==> flow/design.v <==
`timescale 1ns / 1ps
module alarm_check(reset, clk_ac, clock_inp, alarm_inp, ot_ac
    );
	 input clk_ac;
	 input reset;	 
	 input [17:0] clock_inp;	  
	 input [17:0] alarm_inp;	
	 output ot_ac;
	 reg ot_ac;
	 always @ (posedge clk_ac )
         begin
		     if (reset)
			    begin    
					ot_ac<=1'b0;
				 end
		     else if ( alarm_inp == clock_inp )
			     begin
			      ot_ac<=1'b1;    
 		        end
		     else if ( alarm_inp+1 == clock_inp )
			     begin
			      ot_ac<=1'b1;    
 		        end
		     else if ( alarm_inp+2 == clock_inp )
			     begin
			      ot_ac<=1'b1;    
 		        end
		     else if ( alarm_inp+3 == clock_inp )
			     begin
			      ot_ac<=1'b1;    
 		        end
		     else if ( alarm_inp+4 == clock_inp )
			     begin
			      ot_ac<=1'b1;    
 		        end						  
			  else 
              begin
               ot_ac<=1'b0;
              end				  
			end	  
endmodule
Tool chain data of alarm_check

Tool output for the design above, in the order of the flow.
Lines are those of the file above, counted from 1.
Library cell names are shortened.
A cell with n/a has no value.

Top module: alarm_check
Clock input: clk_ac
Library: sky130hd
Corner: tt_025C_1v80

Word level

Source: Yosys, flattened and elaborated, memories not mapped. Widths are those after wreduce; folded enables and synchronous resets count as part of the registers. Registers that Yosys merges into a memory's read port (data or address) are not register bits. Print and check cells do not count. Equal cells are merged and count once.

Equality and inequality tests: 5
Muxes and demuxes: 5
Add/sub/neg operators: 4

Operator list:

| cell                                   | number |
| equality test 19 x 18 -> 1 bit         | 4 |
| adder 18 x 2 -> 19 bit with constant B | 2 |
| adder 18 x 1 -> 19 bit with constant B | 1 |
| adder 18 x 3 -> 19 bit with constant B | 1 |
| equality test 18 bit                   | 1 |
| two-way mux 1 bit                      | 5 |

Output and inout bits: 1
Register bits: 1
Word-level cells: 15
Input port bits: 38

Depth

Yosys ltp: most cells in a row. Word level: on the elaborated netlist, between registers, memories and ports. Mapped: between sequential cells and ports; inverters and the memories' decode and read muxes count.

Depth after elaboration: 7
ABC_AREA: 0
Depth in mapped cells: 9
Mapped depth without buffers: 9

Synthesis result

Yosys stat after the flow's synthesis: flattened, memories mapped to cells. It holds for the ABC_AREA given above (unset counts as 0); a run with the other value may have another netlist.

Standard cells after synthesis: 239
Sequential part of the area: 20.0 µm²
Buffers: 10
Cell area after synthesis: 1656.6 µm²
Flip-flops: 1

Cell types:

| type     | number | total area (µm²) |
| xnor2_1  | 29     | 253.994 |
| xor2_1   | 13     | 113.859 |
| nand4_1  | 17     | 106.352 |
| nor2_1   | 21     | 78.826 |
| nand2_1  | 19     | 71.318 |
| nor4_1   | 11     | 68.816 |
| nor3_1   | 13     | 65.062 |
| ha_1     | 5      | 62.56 |
| nand3_1  | 12     | 60.058 |
| a21oi_1  | 10     | 50.048 |
| mux2i_1  | 4      | 40.038 |
| nor2b_1  | 6      | 37.536 |
| a31oi_1  | 5      | 31.28 |
| buf_2    | 6      | 30.029 |
| o211ai_1 | 4      | 30.029 |
| xnor2_4  | 1      | 27.526 |
| a32oi_1  | 3      | 26.275 |
| o21ai_0  | 5      | 25.024 |

Not listed: further types 36, cells in them 55.

Path before layout

OpenSTA on the mapped netlist: ideal clock, no wires. The path of least setup slack (recovery checks aside). Input and output delay are each 20% of the period. Register names are those of the netlist, which keeps one name where synthesis merged equal registers.

Path kind: input to register
Start point: input alarm_inp[2]
End point: register ot_ac
Clock period: 2.29 ns
Path slack: 0.106 ns
Required time: 2.216 ns
Arrival time: 2.110 ns
Buffers on the path: 1
Path delay: 1.726 ns
Driving pins on the path: 9
Time at the first pin: 0.458 ns
Library setup time: 0.074 ns
Input delay: 0.458 ns
Period reached after synthesis: 2.184 ns

"path delay" is the arrival time less input delay plus setup time.
"driving pins on the path": output pins that drive a net of the path, with the launching flip-flop's if there is one; two outputs of one cell count as two.
"period reached after synthesis" is the clock period less the worst setup slack; recovery checks do not enter. This is arithmetic on one report: input and output delays are still those of the set period (20% each).
Between the ends stands the longest chain of elaborated cells between them, by number of cells; it is not shown to be the way that was timed. Of several equally long chains one is given.
A line is the first line of the expression or statement that the cell stems from. Yosys adds cells for indexed reads and writes and turns some case tables into memories.
A register here has more assigning lines than the two given.

Path through: ha_1 -> and4_1 -> and2_1 -> clkbuf_1 -> a21o_1 -> nand4_1 -> a2111oi_0 -> o211ai_1 -> a31oi_1
Length of the longest elaborated chain: 7
Elaborated cells between the ends (all ways): 14
Source lines of those cells: 5
Classes of those cells: add/sub: 4; eq/ne: 5; mux: 5

Ends and longest elaborated chain, after synthesis:

| what                           | line | source |
| start: declaration             | 7    | `input [17:0] alarm_inp;` |
| adder 18 x 3 -> 19 bit         | 32   | `else if ( alarm_inp+4 == clock_inp )` |
| equality test 19 x 18 -> 1 bit | 32   |  |
| two-way mux 1 bit              | 32   |  |
| two-way mux 1 bit              | 28   | `else if ( alarm_inp+3 == clock_inp )` |
| two-way mux 1 bit              | 24   | `else if ( alarm_inp+2 == clock_inp )` |
| two-way mux 1 bit              | 20   | `else if ( alarm_inp+1 == clock_inp )` |
| two-way mux 1 bit              | 16   | `else if ( alarm_inp == clock_inp )` |
| end: assignment                | 14   | `ot_ac<=1'b0;` |
| end: assignment                | 18   | `ot_ac<=1'b1;` |
| end: declaration               | 8    | `output ot_ac;` |

Timing after layout

Path of least setup slack in the final report of record 1 (OpenROAD, finished layout, wires in). Where an end is a register, its clock arrival counts in the times.

Path kind: input to register
Start point: input alarm_inp[3]
End point: register ot_ac
Required time: 2.51 ns
Arrival time: 2.46 ns
Time at the first pin: 0.53 ns
Path slack: 0.05 ns
Library setup time: 0.13 ns
Buffers on the path: 4
Driving pins on the path: 12
Clock period: 2.64 ns
Input delay: 0.53 ns

Between the ends stands the longest chain of elaborated cells between them, by number of cells; it is not shown to be the way that was timed. Of several equally long chains one is given.
A register here has more assigning lines than the two given.

Path through: dlygate4sd2_1 -> ha_2 -> buf_6 -> nand4_1 -> buf_4 -> buf_4 -> nor3_2 -> nor4_1 -> a31oi_1 -> nor4_1 -> a32oi_1 -> a31oi_1
Length of the longest elaborated chain: 7
Elaborated cells between the ends (all ways): 14
Source lines of those cells: 5
Classes of those cells: add/sub: 4; eq/ne: 5; mux: 5

Ends and longest elaborated chain, after layout:

| what                           | line | source |
| start: declaration             | 7    | `input [17:0] alarm_inp;` |
| adder 18 x 3 -> 19 bit         | 32   | `else if ( alarm_inp+4 == clock_inp )` |
| equality test 19 x 18 -> 1 bit | 32   |  |
| two-way mux 1 bit              | 32   |  |
| two-way mux 1 bit              | 28   | `else if ( alarm_inp+3 == clock_inp )` |
| two-way mux 1 bit              | 24   | `else if ( alarm_inp+2 == clock_inp )` |
| two-way mux 1 bit              | 20   | `else if ( alarm_inp+1 == clock_inp )` |
| two-way mux 1 bit              | 16   | `else if ( alarm_inp == clock_inp )` |
| end: assignment                | 14   | `ot_ac<=1'b0;` |
| end: assignment                | 18   | `ot_ac<=1'b1;` |
| end: declaration               | 8    | `output ot_ac;` |

alarm_check through Yosys and OpenROAD on sky130hd: 2 stored runs, unordered, with their settings and measured results. The constraints put input and output delay at 20% of the set period each and load the outputs with 0.01 pF.
"clock period reached" = clock period - worst setup slack. The figure is calculated, with input and output delays left at 20% of the set period.
By "critical path time" is meant the share of the clock period that the worst setup path is allowed (20% is reserved at inputs, 20% at outputs), minus its slack. Clock arrival times at its registers enter into it.
"total power after layout" rests on the timing tool's default activity at the inputs, not on a simulated workload.
Settings: - = not set for that run.

| item                                         | record 1          | record 2          |
| period_ns                                    | 2.64              | 2.15              |
| CORE_UTILIZATION                             | 31                | 17                |
| CAP_MARGIN                                   | 20                | 25                |
| CORE_MARGIN                                  | 2                 | 2                 |
| SLEW_MARGIN                                  | 20                | 20                |
| SETUP_SLACK_MARGIN                           | -                 | 0.07              |
| PLACE_DENSITY                                | -                 | 0.79              |
| CELL_PAD_IN_SITES_GLOBAL_PLACEMENT           | -                 | 2                 |
| CTS_CLUSTER_SIZE                             | -                 | 47                |
| CTS_CLUSTER_DIAMETER                         | -                 | 203               |
| MIN_ROUTING_LAYER                            | -                 | met1              |
| MAX_ROUTING_LAYER                            | -                 | met4              |
| mapped cell area after synthesis (µm²)       | 1656.6            | 1656.6            |
| die area (µm²)                               | 5944.4            | 10550.4           |
| standard-cell area of the final layout (µm²) | 2997.9            | 3712.3            |
| post-route utilization                       | 0.583             | 0.387             |
| setup slack of the critical path (ns)        | 0.051             | -0.124            |
| setup TNS (ns)                               | 0.000             | -0.124            |
| smallest hold slack (ns)                     | 1.133             | 1.045             |
| total power after layout (mW)                | 0.5399            | 0.8067            |
| clock period reached (ns)                    | 2.589             | 2.274             |
| critical path time (ns)                      | 2.06              | 1.84              |
| worst setup path type                        | input to register | input to register |
